==> flow/design.v <==
`timescale 1ns/1ns
module Controller(input clk, rst, start, compare, flag, output InitYin, InitW1, InitW2, InitB, InitFlag, InitAlpha, LdX1, LdX2, LdT, Select2, LdYin, LdFlag, LdAlphaT, LdW1, LdW2, LdB,ReadEn,Ready, output [1:0] Select1, Sel1, Sel2);
	reg initYin, initW1, initW2, initB, initFlag, initAlpha, ldX1, ldX2, ldT, select2, ldYin, ldFlag, ldAlphaT, ldW1, ldW2, ldB;
	reg [1:0] select1, sel1, sel2;
	reg [3:0] ns, ps;
	reg ldCnt, cntDown;
	reg readEn, ready;
	wire co;
	reg [7:0] Cout;
	always@(ps, start, co, compare, flag)begin
		ns = 4'b0;
		case(ps)
			4'b0000: begin
				ns = (start)? 4'b0001 : 4'b0000;
			  end
			4'b0001: begin
				ns = 4'b0010;
				end
			4'b0010: begin
				ns = 4'b0011;
				end
			4'b0011: begin
				ns = 4'b0100;
				end
			4'b0100: begin
				ns = 4'b0101;
				end
			4'b0101: begin
				ns = compare ? 4'b0110 : 4'b1010;
				end
			4'b0110: begin
				ns = 4'b0111;
				end
			4'b0111: begin
				ns = 4'b1000;
				end
			4'b1000: begin
				ns = 4'b1001;
				end
			4'b1001: begin
				ns = 4'b1010;
				end
			4'b1010: begin
				ns = (co == 0) ? 4'b0010 : 
				     (flag == 1) ? 4'b1011 : 
				     (flag == 0) ? 4'b0000 : 4'b1010;
				end
			4'b1011: begin
			  ns = 4'b0010;
			  end
			default: ns = 4'b0000;
		endcase
	end
	always@(ps)begin
		{initYin, initW1, initW2, initB, initFlag, ldCnt, initAlpha, ldX1, ldX2, ldT, cntDown, select2, ldYin, ldFlag, ldAlphaT, ldW1, ldW2, ldB} = 18'b0;
		readEn = 1'b0;
		ready = 1'b0;
		select1 = 2'b0;
		sel1 = 2'b0;
		sel2 = 2'b0;
		case(ps)
			4'b0000: begin
				ready = 1;
			  end
			4'b0001: begin
				initW1 = 1;
				initW2 = 1;
				initB = 1;
				initYin = 1;
				ldCnt = 1;
				initAlpha = 1;
				end
			4'b0010: begin
				ldX1 = 1;
				ldX2 = 1;
				ldT = 1;
				cntDown = 1;
				readEn = 1;
				end
			4'b0011: begin
				sel1 = 2'b00;
				sel2 = 2'b01;
				select1 = 2'b01;
				select2 = 1;
				ldYin = 1;
				end
			4'b0100: begin
				sel1 = 2'b01;
				sel2 = 2'b10;
				select1 = 2'b00;
				select2 = 1;
				ldYin = 1;
				end
			4'b0101: begin
				end
			4'b0110: begin
				sel1 = 2'b10;
				sel2 = 2'b0;
				ldAlphaT = 1;
				ldFlag = 1;
				end
			4'b0111: begin
				sel1 = 2'b11;
				sel2 = 2'b01;
				select2 = 1;
				select1 = 2'b10;
				ldW1 = 1;
				end
			4'b1000: begin
				sel1 = 2'b11;
				sel2 = 2'b10;
				select2 = 1;
				select1 = 2'b11;
				ldW2 = 1;
				end
			4'b1001: begin
				select2 = 0;
				select1 = 2'b01;
				ldB = 1;
				end
			4'b1010: begin
				end
			4'b1011: begin
			  ldCnt = 1;
			  initFlag = 1;
			  end
		endcase
	end
	always@(posedge clk,posedge rst)begin
		if(rst) ps <= 4'b0000;
		else ps <= ns;
	end
	always@(posedge clk, posedge rst)begin
	  if(rst)
	    Cout = 8'b11001000;
	  else begin
	    if(ldCnt) Cout <= 8'b11001000;
	    else if(cntDown) Cout <= Cout - 1;
	  end
  end
  assign co = ~|{Cout};
  assign InitYin = initYin;
  assign InitW1 = initW1;
  assign InitW2 = initW2;
  assign InitB = initB;
  assign InitFlag = initFlag;
  assign LdCnt = ldCnt;
  assign InitAlpha = initAlpha;
  assign LdX1 = ldX1;
  assign LdX2 = ldX2;
  assign LdT = ldT;
  assign CntDown = cntDown;
  assign Select1 = select1;
  assign Select2 = select2;
  assign LdYin = ldYin;
  assign LdFlag = ldFlag;
  assign LdAlphaT = ldAlphaT;
  assign LdW1 = ldW1;
  assign LdW2 = ldW2;
  assign LdB = ldB;
  assign Sel1 = sel1;
  assign Sel2 = sel2;
  assign ReadEn = readEn;
  assign Ready = ready;
endmodule
`timescale 1ns/1ns
module DataPath(input clk,rst, input [6:0] x1Data,x2Data, input [1:0] tData, input InitYin, InitW1, InitW2, InitB, InitFlag, InitAlpha, LdX1, LdX2, LdT, Select2, LdYin, LdFlag, LdAlphaT, LdW1, LdW2, LdB, input [1:0]  Select1, Sel1, Sel2, output compare, flag, output[1:0] signYin, output[13:0] w1,w2,b,Yin);
  wire [6:0] x1,x2;
  wire [1:0] t;
  wire [2:0] alpha,alphaT;
  wire [13:0] AddOut,MultOut,MultOp1,MultOp2,AddOp1,AddOp2;
  wire [13:0] castedT,castedAlphaT,castedAlpha,castedX1,castedX2;
  assign castedT = t[1] ? {4'b1111, t, 8'b0}: {4'b0, t, 8'b0};
  assign castedAlphaT = alphaT[2] ? {5'b11111, alphaT, 6'b0}: {5'b0, alphaT, 6'b0};
  assign castedAlpha = alpha[2] ? {5'b11111, alpha, 6'b0}: {5'b0, alpha, 6'b0};
  assign castedX1 = x1[6] ? {3'b111, x1, 4'b0}: {3'b0, x1, 4'b0};
  assign castedX2 = x2[6] ? {3'b111, x2, 4'b0}: {3'b0, x2, 4'b0};
  FlagReg FLAG(clk,rst,LdFlag,InitFlag, flag);
  Reg2bit T(clk,rst,LdT,1'b0,tData,t);
  Reg3bit ALPHA(clk,rst,InitAlpha,1'b0,3'b011, alpha);
  Reg3bit ALPHAT(clk,rst,LdAlphaT,1'b0,MultOut[8:6], alphaT);
  Reg7bit X1(clk,rst,LdX1,1'b0,x1Data, x1);
  Reg7bit X2(clk,rst,LdX2,1'b0,x2Data, x2);
  Reg14bit W1(clk,rst,LdW1,InitW1,AddOut, w1);
  Reg14bit W2(clk,rst,LdW2,InitW2,AddOut, w2);
  Reg14bit B (clk,rst,LdB,InitB,AddOut, b);
  Reg14bit YIN (clk,rst,LdYin,InitYin,AddOut, Yin);
  Mux4to1 MULTOP1(Sel1,w1,w2,castedT,castedAlphaT, MultOp1);
  Mux4to1 MULTOP2(Sel2,castedAlpha,castedX1,castedX2,14'b0, MultOp2);
  Mux4to1 ADDOP1(Select1,Yin,b,w1,w2, AddOp1);
  Mux2to1 ADDOP2(Select2,castedAlphaT,MultOut, AddOp2);
  multiplier MULTIPLIER(MultOp1,MultOp2, MultOut);
  adder ADDER(AddOp1,AddOp2, AddOut);
  assign compare = (Yin == 14'b0) ? 1 : (Yin[13] ^ t[1]);
  assign signYin = Yin[13] ? 2'b11 : 2'b01;  
endmodule
`timescale 1ns/1ns
module FlagReg(input clk,rst,loadData,initVal, output out);
  reg outData;
  assign out = outData;
  always@(posedge clk, posedge rst)begin
    if(rst) outData <= 1'b0;
    else
    begin
      if(initVal) outData <= 1'b0;
      else
    begin
    if (loadData) outData <= 1'b1;
    else outData <= outData;
    end
  end
  end
endmodule
`timescale 1ns/1ns
module LearningMachine(input clk,rst, start, input [6:0] x1Data,x2Data, input [1:0] tData, output[1:0] signYin, output[13:0] w1,w2,b,Yin,output ReadEn, Ready);
  wire [1:0]Select1, Sel1, Sel2;
  wire  flag, InitYin, InitW1, InitW2, InitB, InitFlag, InitAlpha, LdX1, LdX2, LdT, Select2, LdYin, LdFlag, LdAlphaT, LdW1, LdW2, LdB;
  Controller controller(clk, rst, start, compare, flag, InitYin, InitW1, InitW2, InitB, InitFlag, InitAlpha, LdX1, LdX2, LdT, Select2, LdYin, LdFlag, LdAlphaT, LdW1, LdW2, LdB, ReadEn, Ready, Select1, Sel1, Sel2);
  DataPath datapath(clk,rst, x1Data,x2Data, tData, InitYin, InitW1, InitW2, InitB, InitFlag, InitAlpha, LdX1, LdX2, LdT, Select2, LdYin, LdFlag, LdAlphaT, LdW1, LdW2, LdB, Select1, Sel1, Sel2, compare, flag, signYin, w1,w2,b,Yin);
endmodule
`timescale 1ns/1ns
module Mux2to1(input select, input [13:0]in1,in2, output [13:0]MuxOut);
  assign MuxOut = ~select ? in1 : in2;
endmodule
`timescale 1ns/1ns
module Mux4to1(input [1:0]select, input [13:0]in1,in2,in3,in4, output [13:0]MuxOut);
  assign MuxOut = select==2'b00 ? in1 :
          select==2'b01 ? in2 :
          select==2'b10 ? in3 :
          select==2'b11 ? in4 : 14'bz;
endmodule
`timescale 1ns/1ns
module Reg14bit(input clk,rst,loadData,initVal, input [13:0] inData, output[13:0] out);
  reg [13:0] outData;
  assign out = outData;
  always@(posedge clk, posedge rst)begin
    if(rst) outData <= 14'b0;
    else
    begin
      if(initVal) outData <= 14'b0;
      else
    begin
    if (loadData) outData <= inData;
    else outData <= outData;
    end
  end
  end
endmodule
`timescale 1ns/1ns
module Reg2bit(input clk,rst,loadData,initVal, input [1:0] inData, output[1:0] out);
  reg [1:0] outData;
  assign out = outData;
  always@(posedge clk, posedge rst)begin
    if(rst) outData <= 2'b0;
    else
    begin
      if(initVal) outData <= 2'b0;
      else
    begin
    if (loadData) outData <= inData;
    else outData <= outData;
    end
  end
  end
endmodule
`timescale 1ns/1ns
module Reg3bit(input clk,rst,loadData,initVal, input [2:0] inData, output[2:0] out);
  reg [2:0] outData;
  assign out = outData;
  always@(posedge clk, posedge rst)begin
    if(rst) outData <= 3'b0;
    else
    begin
      if(initVal) outData <= 3'b0;
      else
    begin
    if (loadData) outData <= inData;
    else outData <= outData;
    end
  end
  end
endmodule
`timescale 1ns/1ns
module Reg7bit(input clk,rst,loadData,initVal, input [6:0] inData, output[6:0] out);
  reg [6:0] outData;
  assign out = outData;
  always@(posedge clk, posedge rst)begin
    if(rst) outData <= 7'b0;
    else
    begin
      if(initVal) outData <= 7'b0;
      else
    begin
    if (loadData) outData <= inData;
    else outData <= outData;
    end
  end
  end
endmodule
`timescale 1ns/1ns
module adder( input [13:0] op1, op2, output [13:0] result );
  assign result = op1 + op2;
endmodule
`timescale 1ns/1ns
module multiplier( input [13:0] op1, op2, output [13:0] result );
  wire [27:0] w;
  wire signed [13:0] operand1,operand2;
  assign operand1 = op1;
  assign operand2 = op2;
  assign w = operand1 * operand2;
  assign result = w[21:8];
endmodule
### Reports on LearningMachine

What the tools print for LearningMachine, step after step.
Lines are those of the file above, counted from 1.
Library cell names are shortened.
A cell with n/a has no value.

* top: LearningMachine
* clock: clk
* library: sky130hd
* timing corner: tt_025C_1v80

### Word-level counts

Counts by Yosys on the flattened word-level netlist (proc, flatten, opt, wreduce; memories kept). Register bits leave out memories and registers merged into their read ports (data or address). Print and check cells are left out. Cells with the same type and inputs are merged into one.
Yosys's memory passes give these memory sizes; they may raise the number of words (mostly to a power of two), join words into wider ones and drop unused or constant bits.

* add/sub/neg operators: 2
* multiply operators: 1
* eq/ne operators: 20
* multiplexer cells: 36
* bitwise operators: 1
* reductions and logical operators: 13

Operator list (number)
* 14-bit two-way mux: 25
* 14-bit by 14-bit multiplier with 22-bit output: 1
* 4-bit case mux with 11-bit select: 1
* 4-bit by 3-bit == test with 1-bit output with constant B: 4
* 4-bit == test with constant B: 4
* 8-bit two-way mux: 2
* 14-bit adder: 1
* 14-bit zero test: 1
* 2-bit == test with constant B: 6
* 2-bit nonzero test: 6
* 4-bit two-way mux: 3
* 4-bit by 2-bit == test with 1-bit output with constant B: 2
* 8-bit by 1-bit subtractor with 8-bit output with constant B: 1
* 8-bit OR reduction: 1
* 2-bit by 1-bit == test with 1-bit output with constant B: 3
* 2-bit zero test: 3
* 4-bit by 1-bit == test with 1-bit output with constant B: 1
* 4-bit zero test: 1
* 1-bit two-way mux: 4
* 2-bit OR reduction: 1
* 2-bit two-way mux: 1
* 1-bit XOR: 1

* flip-flop bits (word level): 89
* memory bits (read-only): 416
* memories kept: 1
* input bits: 19
* output and inout port bits: 60
* cells after elaboration: 86

Memory list
* (no name shown): words 16, bits a word 26, rd ports 1, write ports 0, line 61 `case(ps)`

### Depth

Longest topological path by Yosys (ltp), each cell counted once; first at word level (registers and memories cut), then after technology mapping (sequential cells cut; the memories' decode and read muxes count).

* depth after elaboration: 10
* ABC_AREA: 0
* depth in mapped cells: 38
* gate-level depth less buffers: 35

### Mapped cells and area

Source: synth_stat.txt of the flow (Yosys; design flattened, memories mapped). It holds for the ABC_AREA given above (unset counts as 0); a run with the other value may have another netlist.

Cells by type
* dfrtp_1: number 86, total area 2.15E+03 µm²
* fa_1: number 84, total area 1.68E+03 µm²
* ha_1: number 76, total area 950.912 µm²
* nand2_1: number 195, total area 731.952 µm²
* inv_1: number 96, total area 360.346 µm²
* mux4_2: number 14, total area 315.302 µm²
* o21ai_0: number 57, total area 285.274 µm²
* xnor2_1: number 32, total area 280.269 µm²
* nor2_1: number 66, total area 247.738 µm²
* a21oi_1: number 42, total area 210.202 µm²
* xor2_1: number 14, total area 122.618 µm²
* a22o_1: number 13, total area 113.859 µm²
* a21o_1: number 14, total area 105.101 µm²
* clkbuf_1: number 28, total area 105.101 µm²
* dfstp_2: number 3, total area 78.826 µm²
* and2_1: number 12, total area 75.072 µm²
* nand2b_1: number 10, total area 62.56 µm²
* nor2b_1: number 10, total area 62.56 µm²

Not listed: further types 52, cells in them 124.

* standard cells after synthesis: 976
* synthesis area: 8951.1 µm²
* sequential area: 2230.9 µm²
* flip-flops: 89

The figures by module come from a second, unflattened synthesis with its own total; it is not the netlist above.

* cell total of the unflattened synthesis: 1247
* area (unflattened synthesis): 12326.8 µm²

Rows give one instance, submodules left out.

By module
* multiplier: times used 1, cells 692, area 6052.1 µm²
* Reg14bit: times used 4, cells 46, area 581.8 µm²
* Mux4to1: times used 3, cells 17, area 366.6 µm²
* Controller: times used 1, cells 109, area 927.1 µm²
* adder: times used 1, cells 110, area 749.5 µm²
* Reg7bit: times used 2, cells 23, area 286.5 µm²
* Reg3bit: times used 2, cells 10, area 120.1 µm²
* Mux2to1: times used 1, cells 15, area 168.9 µm²
* Reg2bit: times used 1, cells 7, area 81.3 µm²
* DataPath: times used 1, cells 10, area 68.8 µm²
* FlagReg: times used 1, cells 3, area 38.8 µm²
* LearningMachine: times used 1, cells 0, area 0.0 µm²

### Path before layout

Path of least setup slack by OpenSTA after synthesis, without wires, with an ideal clock, recovery checks aside; 20% of the period is set as input and as output delay. Where synthesis merged equal registers, the netlist keeps one of their names.

* path kind: register to register
* start point: reg controller.ps[1]
* end point: reg datapath.YIN.outData[13]
* period: 9.39 ns
* setup time: 0.068 ns
* time at the first pin: 0.000 ns
* arrival: 7.996 ns
* path slack: 1.326 ns
* path delay: 8.064 ns
* stages on the path: 34
* path buffers: 2
* period reached after synthesis: 8.064 ns

"path delay" = arrival - input delay + setup time.
"stages on the path": output pins that drive a net of the path, with the launching flip-flop's if there is one; two outputs of one cell count as two.
"period reached after synthesis" = period - worst setup slack (recovery checks aside). The figure is calculated, with input and output delays left at 20% of the set period.
The rows between start and end are the longest chain of elaborated cells between them; the timing report does not say that the signal goes this way. Where chains are equally long, one stands for them.
A line is the first line of the expression or statement that the cell stems from. Yosys adds cells for indexed reads and writes and turns some case tables into memories.
The chain passes a memory read, where the word-level depth is cut; so it can be longer than that depth.
A register here has more assigning lines than the two given.

* cells stage by stage: dfrtp_1 inv_1 ha_1 and2b_1 o21a_1 buf_2 buf_1 a22o_1 nand2_1 fa_1 inv_1 fa_1 inv_1 fa_1 inv_1 fa_1 fa_1 ha_1 ha_1 o21a_1 o31a_1 o21a_1 nor2_1 xnor2_1 mux2_2 ha_1 a21o_1 a221o_1 nand4_1 nand4b_1 a21oi_1 xor2_1 xor2_1 a32o_1
* length of the longest elaborated chain: 11
* elaborated cells on any way between the ends: 31
* RTL lines with such cells: 10
* classes of those cells: add/sub (1); mul (1); eq/ne (9); mux (15); reduce/logical (4); memory (1)

RTL lines, path post-synthesis
* from (decl): line 5 `reg [3:0] ns, ps;`
* from (assign): line 130 `if(rst) ps <= 4'b0000;`
* from (assign): line 131 `else ps <= ns;`
* memory 16 x 26 bit: line 61 `case(ps)`
* 2-bit == test: line 230 `select==2'b11 ? in4 : 14'bz;`
* 14-bit two-way mux: line 230
* 14-bit two-way mux: line 229 `select==2'b10 ? in3 :`
* 14-bit two-way mux: line 228 `select==2'b01 ? in2 :`
* 14-bit two-way mux: line 227 `assign MuxOut = select==2'b00 ? in1 :`
* 14-bit by 14-bit multiplier with 22-bit output: line 310 `assign w = operand1 * operand2;`
* 14-bit two-way mux: line 223 `assign MuxOut = ~select ? in1 : in2;`
* 14-bit adder: line 302 `assign result = op1 + op2;`
* 14-bit two-way mux: line 243 `if (loadData) outData <= inData;`
* 14-bit two-way mux: line 240 `if(initVal) outData <= 14'b0;`
* to (assign): line 243
* to (assign): line 244 `else outData <= outData;`
* to (decl): line 234 `reg [13:0] outData;`

### Timing after layout

Path of least setup slack in the final report of run 1 (OpenROAD, finished layout, wires in). Where an end is a register, its clock arrival counts in the times.

* path kind: register to register
* start point: reg controller.ps[1]
* end point: reg datapath.YIN.outData[13]
* period: 9.47 ns
* setup time: 0.06 ns
* time at the first pin: 0.35 ns
* arrival: 9.18 ns
* path slack: 0.58 ns
* stages on the path: 36
* path buffers: 1

The rows between start and end are the longest chain of elaborated cells between them; the timing report does not say that the signal goes this way. Where chains are equally long, one stands for them.
The chain passes a memory read, where the word-level depth is cut; so it can be longer than that depth.
A register here has more assigning lines than the two given.

* cells stage by stage: dfrtp_1 inv_1 ha_2 and2b_1 o21ai_0 o22ai_1 a21oi_1 buf_4 nand2_1 fa_1 inv_1 fa_1 inv_1 fa_1 inv_1 fa_1 fa_1 ha_1 ha_1 inv_1 o21bai_1 a21oi_1 o21bai_1 a21oi_1 xnor2_1 o21ai_0 nand2_1 ha_1 and3_1 a221o_1 nand4_1 nand4b_1 a21oi_1 xor2_1 xor2_2 a32o_1
* length of the longest elaborated chain: 11
* elaborated cells on any way between the ends: 31
* RTL lines with such cells: 10
* classes of those cells: add/sub (1); mul (1); eq/ne (9); mux (15); reduce/logical (4); memory (1)

RTL lines, path after layout
* from (decl): line 5 `reg [3:0] ns, ps;`
* from (assign): line 130 `if(rst) ps <= 4'b0000;`
* from (assign): line 131 `else ps <= ns;`
* memory 16 x 26 bit: line 61 `case(ps)`
* 2-bit == test: line 230 `select==2'b11 ? in4 : 14'bz;`
* 14-bit two-way mux: line 230
* 14-bit two-way mux: line 229 `select==2'b10 ? in3 :`
* 14-bit two-way mux: line 228 `select==2'b01 ? in2 :`
* 14-bit two-way mux: line 227 `assign MuxOut = select==2'b00 ? in1 :`
* 14-bit by 14-bit multiplier with 22-bit output: line 310 `assign w = operand1 * operand2;`
* 14-bit two-way mux: line 223 `assign MuxOut = ~select ? in1 : in2;`
* 14-bit adder: line 302 `assign result = op1 + op2;`
* 14-bit two-way mux: line 243 `if (loadData) outData <= inData;`
* 14-bit two-way mux: line 240 `if(initVal) outData <= 14'b0;`
* to (assign): line 243
* to (assign): line 244 `else outData <= outData;`
* to (decl): line 234 `reg [13:0] outData;`

==> results <==
Below are 2 stored runs of the flow (Yosys, OpenROAD; platform sky130hd) on LearningMachine, each with its settings and what was measured, unordered. Constraints: input delay and output delay 20% of the set period each, output load 0.01 pF.
"overall power": no workload was simulated; the value follows from the tool's default switching activity.

### Run 1

Settings: `period_ns=9.47`, `CORE_UTILIZATION=37`, `CORE_ASPECT_RATIO=0.97`, `CELL_PAD_IN_SITES_DETAIL_PLACEMENT=1`, `TNS_END_PERCENT=85`, `CTS_CLUSTER_DIAMETER=37`, `CAP_MARGIN=40`, `SLEW_MARGIN=5`, `MIN_ROUTING_LAYER=met2`, `MAX_ROUTING_LAYER=met5`, `CORE_MARGIN=2`

- Final setup TNS: 0.000 ns
- Area inside the die boundary: 25452.2 µm²
- Standard-cell area after layout: 10473.8 µm²
- Overall power: 0.004258 W
- Final utilization: 43.7 %
- Synthesized cell area: 8951.1 µm²
- Lowest setup slack: 0.579 ns
- Worst hold slack in the final report: 0.480 ns

### Run 2

Settings: `period_ns=5.09`, `CORE_UTILIZATION=71`, `SETUP_SLACK_MARGIN=1.15`, `PLACE_DENSITY_LB_ADDON=0.03`, `GPL_ROUTABILITY_DRIVEN=1`, `CAP_MARGIN=20`, `MIN_ROUTING_LAYER=met1`, `CORE_MARGIN=2`, `SLEW_MARGIN=20`

Did not finish, clock tree synthesis stopped with DPL-0038.
